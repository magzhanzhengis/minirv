==> flow/design.v <==
module regfile #(
  parameter int NREGS = 16    
) (
  input  logic        clk,
  input  logic        rst,        
  input  logic        we,       
  input  logic [$clog2(NREGS)-1:0] rs1,
  input  logic [$clog2(NREGS)-1:0] rs2,
  input  logic [$clog2(NREGS)-1:0] rd,
  input  logic [31:0] wdata,
  output logic [31:0] rdata1,
  output logic [31:0] rdata2,
  output logic [31:0] dbg_R10   
);
  logic [31:0] regs [0:NREGS-1];
  always_comb begin
    rdata1 = (rs1 == '0) ? 32'd0 : regs[rs1];
    rdata2 = (rs2 == '0) ? 32'd0 : regs[rs2];
  end
  assign dbg_R10 = regs[10];
  integer i;
  always_ff @(posedge clk) begin
    if (rst) begin
      for (i = 0; i < NREGS; i++) regs[i] <= 32'd0;
    end else begin
      if (we && (rd != '0)) begin
        regs[rd] <= wdata;
      end  
    end
  end
endmodule
---- Step by step through the tools: regfile ----
Tool output for the design above, in the order of the flow.
Line numbers count from 1 in the design file above.
Operators carry their Yosys type and port widths (W data, S select, Z words).
Cell names lack the library's common part.
The mark -- stands for no value.
set-up
  design top .............................. regfile
  clock ................................... clk
  standard-cell library ................... sky130hd
  timing corner ........................... tt_025C_1v80

---- Elaborated design ----
Counts by Yosys on the flattened word-level netlist (proc, flatten, opt, wreduce; memories kept). Register bits leave out memories and registers merged into their read ports (data or address); mux counts leave out enables and synchronous resets folded into registers. Print and check cells are left out. Cells with the same type and inputs are merged into one.
Memory sizes are those after Yosys's memory passes, which may raise the word count (mostly to a power of two), join words into wider ones and drop unused or constant bits.
bit counts
  bits in registers ....................... 0
  bits in writable memories ............... 512
  memory cells ............................ 1
  input bits .............................. 47
  output and inout bits ................... 96
  elaborated cells ........................ 14
memory list
  name  depth  bits a word  RTL line  text
  regs  16     32           15        logic [31:0] regs [0:NREGS-1];
operators by class
  mux-type cells .......................... 9
  reductions and logical operators ........ 4
operator list
  cell                 number
  $mux W32             4
  $logic_not A4 Y1     2
  $mux W4              2
  $reduce_bool A4 Y1   1
  $mux W1              3
  $logic_and A1 B1 Y1  1

---- Logic depth ----
Longest topological path by Yosys (ltp), each cell counted once; first at word level (registers and memories cut), then after technology mapping (sequential cells cut; the memories' decode and read muxes count).
logic depth
  depth after elaboration ................. 4
  ABC_AREA ................................ 0
  depth in mapped cells ................... 8

---- After synthesis ----
The flow's flattened synthesis, as Yosys stat reports it; memories are mapped. The netlist is that of the ABC_AREA named above (0 if unset); the other value can give another one.
The area totals of this step are shown rounded.
mapped netlist
  standard cells after synthesis .......... 1778
  cell area after synthesis ............... 25600 um2
  area of sequential cells ................ 14400 um2
  flip-flops .............................. 481
cells by type
  cell type  number
  edfxtp_1   481
  mux4_2     159
  and2_1     481
  mux2_2     65
  mux2i_1    64
  clkbuf_1   136
  a221o_1    32
  a221oi_1   32
  o22a_1     29
  o31a_1     29
  nor2b_1    39
  a22oi_1    29
  o22ai_1    33
  nor3_1     36
  nor2_1     45
  buf_2      33
  or2_2      15
  buf_6      6
Other cell types: 16; their cells: 34.

---- Path before layout ----
Source: OpenSTA report_checks on the synthesized netlist (no wires, ideal clock, input and output delay 20% of the period each), path of least setup slack; recovery checks are left aside. Register names are those of the netlist, which keeps one name where synthesis merged equal registers.
path post-synthesis
  path type ............................... input port to output port
  from .................................... input rs2[1]
  to ...................................... output rdata2[10]
  period .................................. 3.88 ns
  input delay ............................. 0.776 ns
  output delay ............................ 0.776 ns
  arrival time ............................ 2.215 ns
  data required time ...................... 3.104 ns
  setup slack ............................. 0.889 ns
  delay of the path ....................... 1.439 ns
  stages .................................. 5
  buffers on the path ..................... 3
  synthesis period reached ................ 2.991 ns
"delay of the path" is the arrival time less input delay plus setup time.
At an output port there is no setup time.
"stages" counts driving pins, that of a launching flip-flop among them; a cell with two outputs on the path counts twice.
"synthesis period reached" is the clock period less the worst setup slack; recovery checks do not enter. This is arithmetic on one report: input and output delays are still those of the set period (20% each).
The rows between start and end are the longest chain of elaborated cells between them; the timing report does not say that the signal goes this way. Where chains are equally long, one stands for them.
Each line given opens the expression or statement behind the cell; cells for indexed reads and writes are added by Yosys, which also makes memories of some case tables.
A memory read counts as a cell of the chain, while the word-level depth stops at memories.
between the ends, post-synthesis
  path through ............................ buf_2 > buf_2 > clkbuf_1 > mux4_2 > a221o_1
  cells in the longest elaborated chain ... 2
  elaborated cells on any way between the ends .. 3
RTL lines, path post-synthesis
  element             RTL line  text
  start: declaration  8         input  logic [$clog2(NREGS)-1:0] rs2,
  $mem_v2 Z16 W32     15        logic [31:0] regs [0:NREGS-1];
  $mux W32            18        rdata2 = (rs2 == '0) ? 32'd0 : regs[rs2];
  end: declaration    12        output logic [31:0] rdata2,

---- Path in the finished layout ----
Path of least setup slack in the final report of run 2 (OpenROAD, finished layout, wires in). Where an end is a register, its clock arrival counts in the times.
path post-layout
  path type ............................... input port to output port
  from .................................... input rs2[1]
  to ...................................... output rdata2[31]
  period .................................. 4.14 ns
  input delay ............................. 0.83 ns
  output delay ............................ 0.83 ns
  arrival time ............................ 2.48 ns
  data required time ...................... 3.31 ns
  setup slack ............................. 0.83 ns
  stages .................................. 8
  buffers on the path ..................... 4
The rows between start and end are the longest chain of elaborated cells between them; the timing report does not say that the signal goes this way. Where chains are equally long, one stands for them.
A memory read counts as a cell of the chain, while the word-level depth stops at memories.
between the ends, post-layout
  path through ............................ buf_16 > buf_16 > buf_4 > mux2_2 > a221oi_2 > nor3_1 > a221o_1 > buf_2
  cells in the longest elaborated chain ... 2
  elaborated cells on any way between the ends .. 3
RTL lines, path post-layout
  element             RTL line  text
  start: declaration  8         input  logic [$clog2(NREGS)-1:0] rs2,
  $mem_v2 Z16 W32     15        logic [31:0] regs [0:NREGS-1];
  $mux W32            18        rdata2 = (rs2 == '0) ? 32'd0 : regs[rs2];
  end: declaration    12        output logic [31:0] rdata2,

FLOW RESULTS
============

Module regfile, platform sky130hd: 2 stored runs of the flow (Yosys, OpenROAD) with differing settings, in no particular order. Input and output delays are each 20% of the period that was set; the output load is 0.01 pF.
"period achieved" means the clock period less the worst setup slack. The figure is calculated, with input and output delays left at 20% of the set period.
"worst setup path time" = time allowed to the worst setup path (clock period - input delay - output delay, where it has them) - its slack; a late launch clock adds to it, a late capture clock takes from it.
"power": no workload was simulated; the value follows from the tool's default switching activity.
Results are given in rounded form.

======== run 1 ========
==> flow/run.sh <==
#!/bin/bash
# the make line also repeats the synthesis and layout settings of config.mk as NAME=value (left out here)
make -C /OpenROAD-flow-scripts/flow DESIGN_CONFIG=/design/flow/config.mk WORK_HOME=/design/flow/orfs CLKGATE_MAP_FILE= finish
==> flow/config.mk <==
export PLATFORM = sky130hd
export DESIGN_NAME = regfile
export DESIGN_NICKNAME = regfile
export VERILOG_FILES = /design/flow/design.v
export SDC_FILE = /design/flow/constraint.sdc
export NUM_CORES = 4
export LEC_CHECK = 0
export CAP_MARGIN = 20
export CELL_PAD_IN_SITES_DETAIL_PLACEMENT = 2
export CORE_ASPECT_RATIO = 0.9
export CORE_MARGIN = 2
export CORE_UTILIZATION = 60
export CTS_CLUSTER_SIZE = 33
export GPL_ROUTABILITY_DRIVEN = 0
export GPL_TIMING_DRIVEN = 1
export PLACE_DENSITY_LB_ADDON = 0.27
export SETUP_SLACK_MARGIN = -0.15
export SLEW_MARGIN = 20
==> flow/constraint.sdc <==
create_clock -name core_clock -period 2.62 [get_ports {clk}]
set_input_delay 0.5240 -clock core_clock [delete_from_list [all_inputs] [get_ports {clk}]]
set_output_delay 0.5240 -clock core_clock [all_outputs]
set_load 0.01 [all_outputs]

-------- run 1 --------
  no final report: placement broke off with DPL-0033

======== run 2 ========
==> flow/run.sh <==
#!/bin/bash
# the make line also repeats the synthesis and layout settings of config.mk as NAME=value (left out here)
make -C /OpenROAD-flow-scripts/flow DESIGN_CONFIG=/design/flow/config.mk WORK_HOME=/design/flow/orfs CLKGATE_MAP_FILE= finish
==> flow/config.mk <==
export PLATFORM = sky130hd
export DESIGN_NAME = regfile
export DESIGN_NICKNAME = regfile
export VERILOG_FILES = /design/flow/design.v
export SDC_FILE = /design/flow/constraint.sdc
export NUM_CORES = 4
export LEC_CHECK = 0
export ABC_AREA = 0
export CAP_MARGIN = 20
export CELL_PAD_IN_SITES_GLOBAL_PLACEMENT = 0
export CORE_MARGIN = 7
export CORE_UTILIZATION = 30
export PLACE_DENSITY_LB_ADDON = 0.09
export SETUP_SLACK_MARGIN = 0.84
export SLEW_MARGIN = 20
==> flow/constraint.sdc <==
create_clock -name core_clock -period 4.14 [get_ports {clk}]
set_input_delay 0.8280 -clock core_clock [delete_from_list [all_inputs] [get_ports {clk}]]
set_output_delay 0.8280 -clock core_clock [all_outputs]
set_load 0.01 [all_outputs]

-------- measured, run 2 --------
  worst slack on setup checks ............. 0.828 ns
  worst hold slack in the final report .... 1.03 ns
  standard-cell area after layout ......... 32500 um2
  total negative slack .................... 0.000 ns
  period achieved ......................... 3.312 ns
  chip area after synthesis (Yosys) ....... 25600 um2
  power ................................... 12.5 mW
  overall die area ........................ 93600 um2
  utilization of the finished layout ...... 0.387
  worst setup path time ................... 1.66 ns
  type of the worst setup path ............ input port to output port
